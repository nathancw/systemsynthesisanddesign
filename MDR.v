==> flow/design.v <==
module MDR_IN(clk,reset,memRead,busRead,readFromBus,outToMem,readFromMem,outToBus,outMem,outBus);
input[15:0] busRead,memRead;
input clk,reset,readFromBus,outToMem,readFromMem,outToBus;
output[15:0] outMem,outBus;
reg[15:0] outMem,outBus,store1, store2;
always@(posedge clk)
begin
if(readFromBus) begin
store1<=busRead;
outMem<=16'bz;
end
else if(outToMem)
outMem<=store1;
else if(readFromMem) begin
store2<=memRead;
outBus<=16'bz;
end
else if(outToBus)
outBus<=store2;
else begin
outMem<=16'bz;
outBus<=16'bz;
end
end
endmodule
---- Tool chain data of MDR_IN ----
Tool output for the design above, in the order of the flow.
Line numbers count from 1 in the design file above.
Operators: Yosys type, input widths -> output width; for muxes data width and select width s.
Library cell names are shortened.
The mark - stands for no value.
inputs
  top ..................................... MDR_IN
  clock input ............................. clk
  standard-cell library ................... sky130hd
  timing corner ........................... tt_025C_1v80

---- Word-level counts ----
Counts by Yosys on the flattened word-level netlist (proc, flatten, opt, wreduce; memories kept). Register bits leave out memories and registers merged into their read ports (data or address). Print and check cells are left out. Cells with the same type and inputs are merged into one.
word-level totals
  register bits after elaboration ......... 64
  output and inout bits ................... 32
  bits of input ports ..................... 38
  word-level cells ........................ 17
cells by class
  mux-type cells .......................... 6
  reductions and logical operators ........ 3
  equal/unequal tests ..................... 2
  bitwise gates (word level) .............. 2
operator list
  cell                number
  $mux 16             6
  $ne 3x3->1 const B  2
  $reduce_and 2->1    2
  $reduce_and 3->1    1
  $not 1->1           2

---- Depth ----
Yosys ltp: most cells in a row. Word level: on the elaborated netlist, between registers, memories and ports. Mapped: between sequential cells and ports; inverters and the memories' decode and read muxes count.
depth
  depth after elaboration ................. 4
  ABC_AREA ................................ 0
  depth in mapped cells ................... 2
  mapped depth without buffers ............ 2

---- Netlist ----
Yosys stat after the flow's synthesis: flattened, memories mapped to cells. It holds for the ABC_AREA given above (unset counts as 0); a run with the other value may have another netlist.
The area totals of this step are shown rounded.
mapped netlist
  sequential area ......................... 0.001922 mm^2
  buffer cells ............................ 0
  mapped flip-flops ....................... 64
  synthesis area .......................... 0.001939 mm^2
  cells in the netlist .................... 67
cells by type
  cell      number  area in all (um^2)
  edfxtp_1  64      1.92E+03
  and2_1    1       6.256
  nor2_2    1       6.256
  o21ai_0   1       5.005

---- Worst setup path after synthesis ----
Path of least setup slack by OpenSTA after synthesis, without wires, with an ideal clock, recovery checks aside; 20% of the period is set as input and as output delay. Where synthesis merged equal registers, the netlist keeps one of their names.
timing path after synthesis
  path kind ............................... input to register
  start ................................... input outToMem
  end ..................................... register outMem[0]
  setup slack ............................. 0.060 ns
  driving pins on the path ................ 2
  setup time .............................. 0.468 ns
  path buffers ............................ 0
  input delay ............................. 0.432 ns
  period .................................. 2.16 ns
  data arrival time ....................... 1.632 ns
  delay of the path ....................... 1.668 ns
  required time ........................... 1.692 ns
  launch time at the first pin ............ 0.432 ns
  period reached after synthesis .......... 2.1 ns
"delay of the path" is the arrival time less input delay plus setup time.
"driving pins on the path" counts driving pins, that of a launching flip-flop among them; a cell with two outputs on the path counts twice.
"period reached after synthesis" is the clock period less the worst setup slack; recovery checks do not enter. This is arithmetic on one report: input and output delays are still those of the set period (20% each).
Between the ends stands the longest chain of elaborated cells between them, by number of cells; it is not shown to be the way that was timed. Of several equally long chains one is given.
Each line given opens the expression or statement behind the cell; cells for indexed reads and writes are added by Yosys, which also makes memories of some case tables.
A register here has more assigning lines than the two given.
Only ways into the end's enable, where the timed path ends, are counted here.
on the way, after synthesis
  cells stage by stage .................... nor2_2 -> o21ai_0
  cells in the longest elaborated chain ... 2
  elaborated cells on any way between the ends .. 3
  source lines of those cells ............. 0
  those cells by class .................... 2 x eq/ne; 1 x reduce/logical
ends and longest elaborated chain, after synthesis
  element             line  text
  start: declaration  3     input clk,reset,readFromBus,outToMem,readFromMem,outToBus;
  $ne 3x3->1          -
  $reduce_and 2->1    -
  end: assignment     10    outMem<=16'bz;
  end: assignment     13    outMem<=store1;
  end: declaration    4     output[15:0] outMem,outBus;

---- Worst path after layout ----
Path of least setup slack in the final report of stored run 1 (OpenROAD, finished layout, wires in). Where an end is a register, its clock arrival counts in the times.
timing path after layout
  path kind ............................... register to output
  start ................................... register outMem[15]
  end ..................................... output outMem[15]
  period .................................. 2.32 ns
  external output delay ................... 0.46 ns
  setup slack ............................. 0.64 ns
  launch time at the first pin ............ 0.33 ns
  data arrival time ....................... 1.22 ns
  required time ........................... 1.86 ns
  driving pins on the path ................ 2
  path buffers ............................ 1
A register here has more assigning lines than the two given.
on the way, after layout
  cells stage by stage .................... edfxtp_1 -> clkdlybuf4s50_1
  cells in the longest elaborated chain ... 0
  elaborated cells on any way between the ends .. 0
  source lines of those cells ............. 0
ends and longest elaborated chain, after layout
  element             line  text
  start: declaration  4     output[15:0] outMem,outBus;
  start: assignment   10    outMem<=16'bz;
  start: assignment   13    outMem<=store1;
  end: declaration    4

Subject: MDR_IN on sky130hd, stored results

Hello all,

Below are 2 stored runs of the flow (Yosys, OpenROAD; platform sky130hd) on MDR_IN, each with its settings and what was measured, unordered. Constraints: input delay and output delay 20% of the set period each, output load 0.01 pF.
"period achieved" means the clock period less the worst setup slack. The figure is calculated, with input and output delays left at 20% of the set period.
Measured values are rounded.

---- stored run 1 ----
settings
  period_ns = 2.32
  CORE_UTILIZATION = 40
  SETUP_SLACK_MARGIN = 0.52
  PLACE_DENSITY_LB_ADDON = 0.12
  CORE_ASPECT_RATIO = 1.06
  CELL_PAD_IN_SITES_GLOBAL_PLACEMENT = 2
  TNS_END_PERCENT = 5
  ABC_AREA = 0
  CAP_MARGIN = 20
  SLEW_MARGIN = 20
  MIN_ROUTING_LAYER = met2
  MAX_ROUTING_LAYER = met5
  CORE_MARGIN = 2
results
  worst setup slack after layout .......... 0.637 ns
  standard-cell area after routing ........ 0.002887 mm^2
  die area ................................ 0.005422 mm^2
  period achieved ......................... 1.683 ns
  worst hold slack in the final report .... 0.414 ns
  cell area after synthesis ............... 0.001939 mm^2
  final design utilization ................ 0.608

---- stored run 2 ----
settings
  period_ns = 1.96
  CORE_UTILIZATION = 24
  PLACE_DENSITY_LB_ADDON = 0.12
  CORE_MARGIN = 8
  TNS_END_PERCENT = 45
  ABC_AREA = 0
  CTS_CLUSTER_SIZE = 56
  CTS_CLUSTER_DIAMETER = 63
  CAP_MARGIN = 20
  SLEW_MARGIN = 20
results
  worst setup slack after layout .......... 0.354 ns
  standard-cell area after routing ........ 0.002953 mm^2
  die area ................................ 0.01121 mm^2
  period achieved ......................... 1.606 ns
  worst hold slack in the final report .... 0.416 ns
  cell area after synthesis ............... 0.001939 mm^2
  final design utilization ................ 0.38

Thanks
