==> flow/design.v <==
module PC(clk,reset,incr,en,out);
input clk,reset,incr,en;
output[15:0]out;
reg[15:0] store,out;
always@(posedge clk or posedge reset)
begin
if(reset)begin
out<=16'bz;
store<=16'b0;
end
else if(incr) begin
store <= store + 1;
out<=16'bz;
end
else if(en)
out<=store;
else
out<=16'bz; 
end
endmodule
* From RTL to reports: PC
The steps from the RTL of PC to its reports follow in flow order.
Line numbers count from 1 in the design file above.
Operators: Yosys type, input widths -> output width; for muxes data width and select width s.
Cell names lack the library's common part.
A cell with n/a has no value.
- Top :: PC
- Clock port :: clk
- Library :: sky130hd
- Corner :: tt_025C_1v80

* Word-level counts
Source: Yosys, flattened and elaborated, memories not mapped. Widths are those after wreduce; folded enables and synchronous resets count as part of the registers. Registers that Yosys merges into a memory's read port (data or address) are not register bits. Print and check cells do not count. Equal cells are merged and count once.
- Multiplexer cells :: 2
- Add/sub/neg operators :: 1
** Operators by type and width (number)
- $mux 16 :: 2
- $add 16x1->16 const B :: 1
- Bits in registers :: 32
- Input port bits :: 4
- Output and inout port bits :: 16

* Depth
Yosys ltp: most cells in a row. Word level: on the elaborated netlist, between registers, memories and ports. Mapped: between sequential cells and ports; inverters and the memories' decode and read muxes count.
- Depth after elaboration :: 2
- ABC_AREA :: 0
- Depth in mapped cells :: 5
- Gate-level depth less buffers :: 5

* Synthesis result
Yosys stat after the flow's synthesis: flattened, memories mapped to cells. It holds for the ABC_AREA given above (unset counts as 0); a run with the other value may have another netlist.
** Cell types (number)
- dfrtp_1 :: 32
- xor2_1 :: 8
- xnor2_1 :: 7
- nand2_1 :: 6
- nor4_4 :: 1
- nand4_1 :: 3
- nand3_4 :: 1
- nor2_1 :: 4
- ha_1 :: 1
- nand4_2 :: 1
- and4_4 :: 1
- mux2_2 :: 1
- nand3_1 :: 2
- nor3_2 :: 1
- and4_1 :: 1
- and3_1 :: 1
- nor3_1 :: 1
- inv_1 :: 1
- Buffers :: 0
- Mapped flip-flops :: 32
- Mapped cells :: 73
- Chip area (Yosys) :: 1118.6 um^2

* Path before layout
OpenSTA on the mapped netlist: ideal clock, no wires. The path of least setup slack (recovery checks aside). Input and output delay are each 20% of the period. Register names are those of the netlist, which keeps one name where synthesis merged equal registers.
- Path kind :: in2reg
- From :: input port incr
- To :: register store[15]
- Delay of the path :: 824 ps
- Setup time :: 79 ps
- Period :: 2700 ps
- Driving pins on the path :: 4
- Data arrival time :: 1285 ps
- Path slack :: 1336 ps
- Data required time :: 2621 ps
- Time at the first pin :: 540 ps
- Synthesis period reached :: 1364 ps
"delay of the path" = arrival - input delay + setup time.
"driving pins on the path" counts driving pins, that of a launching flip-flop among them; a cell with two outputs on the path counts twice.
"synthesis period reached" = period - worst setup slack (recovery checks aside). The figure is calculated, with input and output delays left at 20% of the set period.
- Cell sequence :: and4_4 -> nand3_4 -> nor4_4 -> xor2_1
** RTL lines, path post-synthesis
- from (decl) :: line 2 : input clk,reset,incr,en;
- to (assign) :: line 9 : store<=16'b0;
- to (assign) :: line 12 : store <= store + 1;
- to (decl) :: line 4 : reg[15:0] store,out;
No chain of elaborated cells between the ends is given.

* Path in the finished layout
From the final timing report of run 2: the path of least setup slack in the routed layout; clock arrival at registers is part of the times.
The report prints the path's times to 10 ps; the period is as set.
- Path kind :: reg2out
- From :: register out
- To :: output port out[1]
- Data required time :: 1290 ps
- Data arrival time :: 1190 ps
- Driving pins on the path :: 2
- Time at the first pin :: 310 ps
- Period :: 1610 ps
- Path slack :: 100 ps
An end named without its bit number is one bit of that signal or, where synthesis recoded a state register, one of its new flip-flops.
A register here has more assigning lines than the two given.
- Cell sequence :: dfrtp_1 -> clkdlybuf4s50_1
** RTL lines, path post-layout
- from (decl) :: line 3 : output[15:0]out;
- from (assign) :: line 8 : out<=16'bz;
- from (assign) :: line 16 : out<=store;
- to (decl) :: line 3
No chain of elaborated cells between the ends is given.

# Flow runs of PC

Measured results for PC: 2 stored runs of the Yosys and OpenROAD flow on sky130hd. The settings differ; the order carries no meaning. The constraints put input and output delay at 20% of the set period each and load the outputs with 0.01 pF.
"achieved period" is the run's clock period less its worst setup slack. It is reckoned from that one timing run; input and output delays stay at 20% of the period that was set.
By "time on the worst setup path" is meant the share of the clock period that the worst setup path is allowed (20% is reserved at inputs, 20% at outputs), minus its slack. Clock arrival times at its registers enter into it.
By "total design power" is meant OpenSTA's value without simulated activity: inputs other than the clock are taken to toggle once in ten clock periods, and the tool carries that through the logic.
"time on the worst setup path" is known to 10 ps.

** Run 1
- Settings :: period_ns=1.61; CORE_UTILIZATION=65; PLACE_DENSITY_LB_ADDON=0.29; CELL_PAD_IN_SITES_GLOBAL_PLACEMENT=2; CTS_CLUSTER_SIZE=62; SLEW_MARGIN=20; CAP_MARGIN=20; CORE_MARGIN=2
- Outcome :: stopped before the end: placement reported FLW-0024

** Run 2
- Settings :: period_ns=1.61; CAP_MARGIN=20; CORE_MARGIN=2; CORE_UTILIZATION=40; SLEW_MARGIN=20
- Worst setup slack after layout :: 100 ps
- Die outline area :: 3235.3 um^2
- Time on the worst setup path :: 1190 ps
- Worst setup path kind :: reg2out
- Total design power :: 1949 µW
- Standard-cell area of the final layout :: 1443.9 um^2
- Sum of negative setup slack :: 0 ps
- Netlist area reported by Yosys :: 1118.6 um^2
- Post-route utilization :: 53.3%
- Achieved period :: 1510 ps
