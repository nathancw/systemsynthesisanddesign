==> flow/design.v <==
module REG_IN(clk,data,reset,enSig,outSig,outData);
input[15:0] data;
input[5:0] enSig, outSig;
input clk,reset;
output[15:0] outData;
reg[15:0] outData,reg0,reg1,reg2,reg3,tempReg;
always@(posedge clk or posedge reset)
begin
if(reset)begin
reg0<=16'b0;
reg1<=16'b0;
reg2<=16'b0;
reg3<=16'b0;
end
else begin
case(enSig)
6'b000000: begin reg0<=data; end
6'b000001: begin reg1<=data; end
6'b000011: begin reg2<=data; end
6'b000111: begin reg3<=data; end
endcase
end
end
always@(outSig)begin
case(outSig)
6'b111111:begin outData<=16'bz; end
6'b000000:begin outData<=reg0; end
6'b000001:begin outData<=reg1; end
6'b000011:begin outData<=reg2; end
6'b000111:begin outData<=reg3; end
default: begin outData<=16'bz; end
endcase
end
endmodule
=== Tool chain data of REG_IN ===
What the tools print for REG_IN, step after step.
Line numbers count from 1 in the design file above.
Operators carry their Yosys type and port widths (W data, S select, Z words).
Cell names lack the library's common part.
Not given: -

* Design top: REG_IN
* Clock: clk
* Standard-cell library: sky130hd
* Corner: tt_025C_1v80

=== Word level ===
Yosys after proc, flatten, opt, wreduce and memory -nomap, before mapping. Enables and synchronous resets that opt folds into registers are not counted as muxes. Memory bits, and registers merged into a memory's read port (data or address), are not among the register bits. Print and check cells are not counted. Equal cells are merged and count once.

* Reduce/logical cells: 2
* Equal/unequal tests: 6
* Mux-type cells: 1

{| class="wikitable"
|+ Operators by type and width
! kind !! count
|-
| $pmux W16 S4 || 1
|-
| $eq A6 B1 Y1 const B || 2
|-
| $eq A6 B2 Y1 const B || 2
|-
| $eq A6 B3 Y1 const B || 2
|-
| $logic_not A6 Y1 || 2
|}

* Output and inout bits: 16
* Input port bits: 30
* Word-level cells: 13
* Register bits: 64

=== Logic depth ===
Yosys ltp: most cells in a row. Word level: on the elaborated netlist, between registers, memories and ports. Mapped: between sequential cells and ports; inverters and the memories' decode and read muxes count.

* Depth after elaboration: 2
* ABC_AREA: 0
* Gate-level depth with buffers: 6
* Mapped depth without buffers: 3

=== Mapped cells and area ===
Yosys stat after the flow's synthesis: flattened, memories mapped to cells. It holds for the ABC_AREA given above (unset counts as 0); a run with the other value may have another netlist.

{| class="wikitable"
|+ Cells by type
! cell !! count !! total area (µm²)
|-
| dfrtp_1 || 64 || 1.6E+03
|-
| mux2_2 || 54 || 608.083
|-
| mux2i_1 || 16 || 160.154
|-
| mux2_4 || 10 || 150.144
|-
| o221ai_1 || 16 || 140.134
|-
| nand3_1 || 17 || 85.082
|-
| inv_1 || 18 || 67.565
|-
| clkbuf_1 || 8 || 30.029
|-
| buf_6 || 2 || 22.522
|-
| buf_8 || 1 || 15.014
|-
| nor4b_2 || 1 || 15.014
|-
| nor4_2 || 1 || 12.512
|-
| or4_4 || 1 || 11.261
|-
| buf_2 || 2 || 10.01
|-
| or3b_1 || 1 || 8.758
|-
| a21boi_1 || 1 || 7.507
|-
| buf_4 || 1 || 7.507
|-
| and2_1 || 1 || 6.256
|}

Not listed: further types 4, cells in them 4.

* Cells in the netlist: 219
* Buffer cells: 14
* Sequential area: 1601.5 µm²
* Mapped area: 2979.1 µm²
* Flip-flops: 64

=== Path before layout ===
OpenSTA on the mapped netlist: ideal clock, no wires. The path of least setup slack (recovery checks aside). Input and output delay are each 20% of the period. Register names are those of the netlist, which keeps one name where synthesis merged equal registers.

* Path kind: input -> output
* From: input port outSig[5]
* To: output port outData[3]
* External input delay: 0.716 ns
* Buffers on the path: 1
* Stages: 4
* External output delay: 0.716 ns
* Setup slack: 0.761 ns
* Arrival: 2.103 ns
* Data required time: 2.864 ns
* Launch time at the first pin: 0.716 ns
* Delay of the path: 1.387 ns
* Period: 3.58 ns
* Period reached after synthesis: 2.819 ns

"delay of the path" = arrival - input delay + setup time.
At an output port there is no setup time.
"stages": output pins that drive a net of the path, with the launching flip-flop's if there is one; two outputs of one cell count as two.
"period reached after synthesis" = period - worst setup slack (recovery checks aside). The figure is calculated, with input and output delays left at 20% of the set period.
The rows between start and end are the longest chain of elaborated cells between them; the timing report does not say that the signal goes this way. Where chains are equally long, one stands for them.
A line is the first line of the expression or statement that the cell stems from. Yosys adds cells for indexed reads and writes and turns some case tables into memories.

* Cell sequence: nor4b_2 a21boi_1 buf_2 o221ai_1
* Length of the longest elaborated chain: 2
* Elaborated cells between the ends (all ways): 5
* Source lines of those cells: 1
* Classes of those cells: eq/ne: 3; mux: 1; reduce/logical: 1

{| class="wikitable"
|+ RTL lines, path after synthesis
! what !! line !! text
|-
| from (decl) || 3 || <nowiki>input[5:0] enSig, outSig;</nowiki>
|-
| $eq A6 B3 Y1 || 25 || <nowiki>case(outSig)</nowiki>
|-
| $pmux W16 S4 || 25 ||
|-
| to (decl) || 5 || <nowiki>output[15:0] outData;</nowiki>
|}

=== Timing after layout ===
From the final timing report of run 1: the path of least setup slack in the routed layout; clock arrival at registers is part of the times.

* Path kind: input -> output
* From: input port outSig[4]
* To: output port outData[12]
* External output delay: 0.46 ns
* Setup slack: 0.12 ns
* Stages: 8
* Buffers on the path: 5
* External input delay: 0.46 ns
* Data required time: 1.86 ns
* Arrival: 1.73 ns
* Launch time at the first pin: 0.46 ns
* Period: 2.32 ns

The rows between start and end are the longest chain of elaborated cells between them; the timing report does not say that the signal goes this way. Where chains are equally long, one stands for them.

* Cell sequence: buf_6 nor4b_4 buf_4 a21boi_4 buf_6 buf_16 o221ai_4 buf_6
* Length of the longest elaborated chain: 2
* Elaborated cells between the ends (all ways): 5
* Source lines of those cells: 1
* Classes of those cells: eq/ne: 3; mux: 1; reduce/logical: 1

{| class="wikitable"
|+ RTL lines, path post-layout
! what !! line !! text
|-
| from (decl) || 3 || <nowiki>input[5:0] enSig, outSig;</nowiki>
|-
| $eq A6 B3 Y1 || 25 || <nowiki>case(outSig)</nowiki>
|-
| $pmux W16 S4 || 25 ||
|-
| to (decl) || 5 || <nowiki>output[15:0] outData;</nowiki>
|}

Ticket comment

Flow measurements of REG_IN on sky130hd: 2 stored runs with different settings, listed in no order. Input and output delays are each 20% of the period that was set; the output load is 0.01 pF.
"achieved clock period": clock period set for the run, less the worst setup slack. It is reckoned from that one timing run; input and output delays stay at 20% of the period that was set.
"worst setup path time" is the time allowed to the run's worst setup path (the clock period less input and output delay, where it has them) less its slack. Clock arrival times count: a late capture clock shortens it, a late launch clock lengthens it.
"power": no workload was simulated; the value follows from the tool's default switching activity.

Run 1
==> flow/run.sh <==
#!/bin/bash
# the make line also repeats the synthesis and layout settings of config.mk as NAME=value (left out here)
make -C /OpenROAD-flow-scripts/flow DESIGN_CONFIG=/design/flow/config.mk WORK_HOME=/design/flow/orfs CLKGATE_MAP_FILE= finish
==> flow/config.mk <==
export PLATFORM = sky130hd
export DESIGN_NAME = REG_IN
export DESIGN_NICKNAME = REG_IN
export VERILOG_FILES = /design/flow/design.v
export SDC_FILE = /design/flow/constraint.sdc
export NUM_CORES = 4
export LEC_CHECK = 0
export CAP_MARGIN = 20
export CORE_MARGIN = 2
export CORE_UTILIZATION = 40
export SETUP_SLACK_MARGIN = 0.56
export SLEW_MARGIN = 20
==> flow/constraint.sdc <==
create_clock -name core_clock -period 2.32 [get_ports {clk}]
set_input_delay 0.4640 -clock core_clock [delete_from_list [all_inputs] [get_ports {clk}]]
set_output_delay 0.4640 -clock core_clock [all_outputs]
set_load 0.01 [all_outputs]

==> results of run 1 <==
chip area after synthesis (Yosys): 2979.1 µm²
die area: 8154.1 µm²
standard-cell area of the final layout: 4202.8 µm²
utilization: 58.3 %
worst setup slack after layout: 0.122 ns
total negative slack: 0.000 ns
worst hold slack: 0.507 ns
power: 3176 uW
achieved clock period: 2.198 ns
worst setup path time: 1.27 ns
worst setup path kind: input -> output

Run 2
==> flow/run.sh <==
#!/bin/bash
# the make line also repeats the synthesis and layout settings of config.mk as NAME=value (left out here)
make -C /OpenROAD-flow-scripts/flow DESIGN_CONFIG=/design/flow/config.mk WORK_HOME=/design/flow/orfs CLKGATE_MAP_FILE= finish
==> flow/config.mk <==
export PLATFORM = sky130hd
export DESIGN_NAME = REG_IN
export DESIGN_NICKNAME = REG_IN
export VERILOG_FILES = /design/flow/design.v
export SDC_FILE = /design/flow/constraint.sdc
export NUM_CORES = 4
export LEC_CHECK = 0
export ABC_AREA = 1
export CAP_MARGIN = 20
export CELL_PAD_IN_SITES_DETAIL_PLACEMENT = 0
export CORE_ASPECT_RATIO = 1.23
export CORE_MARGIN = 6
export CORE_UTILIZATION = 42
export GPL_ROUTABILITY_DRIVEN = 1
export MIN_ROUTING_LAYER = met2
export PLACE_DENSITY = 0.37
export SETUP_SLACK_MARGIN = 0.46
export SLEW_MARGIN = 20
==> flow/constraint.sdc <==
create_clock -name core_clock -period 3.22 [get_ports {clk}]
set_input_delay 0.6440 -clock core_clock [delete_from_list [all_inputs] [get_ports {clk}]]
set_output_delay 0.6440 -clock core_clock [all_outputs]
set_load 0.01 [all_outputs]

==> results of run 2 <==
chip area after synthesis (Yosys): 2996.6 µm²
die area: 9316.8 µm²
standard-cell area of the final layout: 3907.5 µm²
utilization: 57.7 %
worst setup slack after layout: 0.522 ns
total negative slack: 0.000 ns
worst hold slack: 0.488 ns
power: 2139 uW
achieved clock period: 2.698 ns
worst setup path time: 1.41 ns
worst setup path kind: input -> output
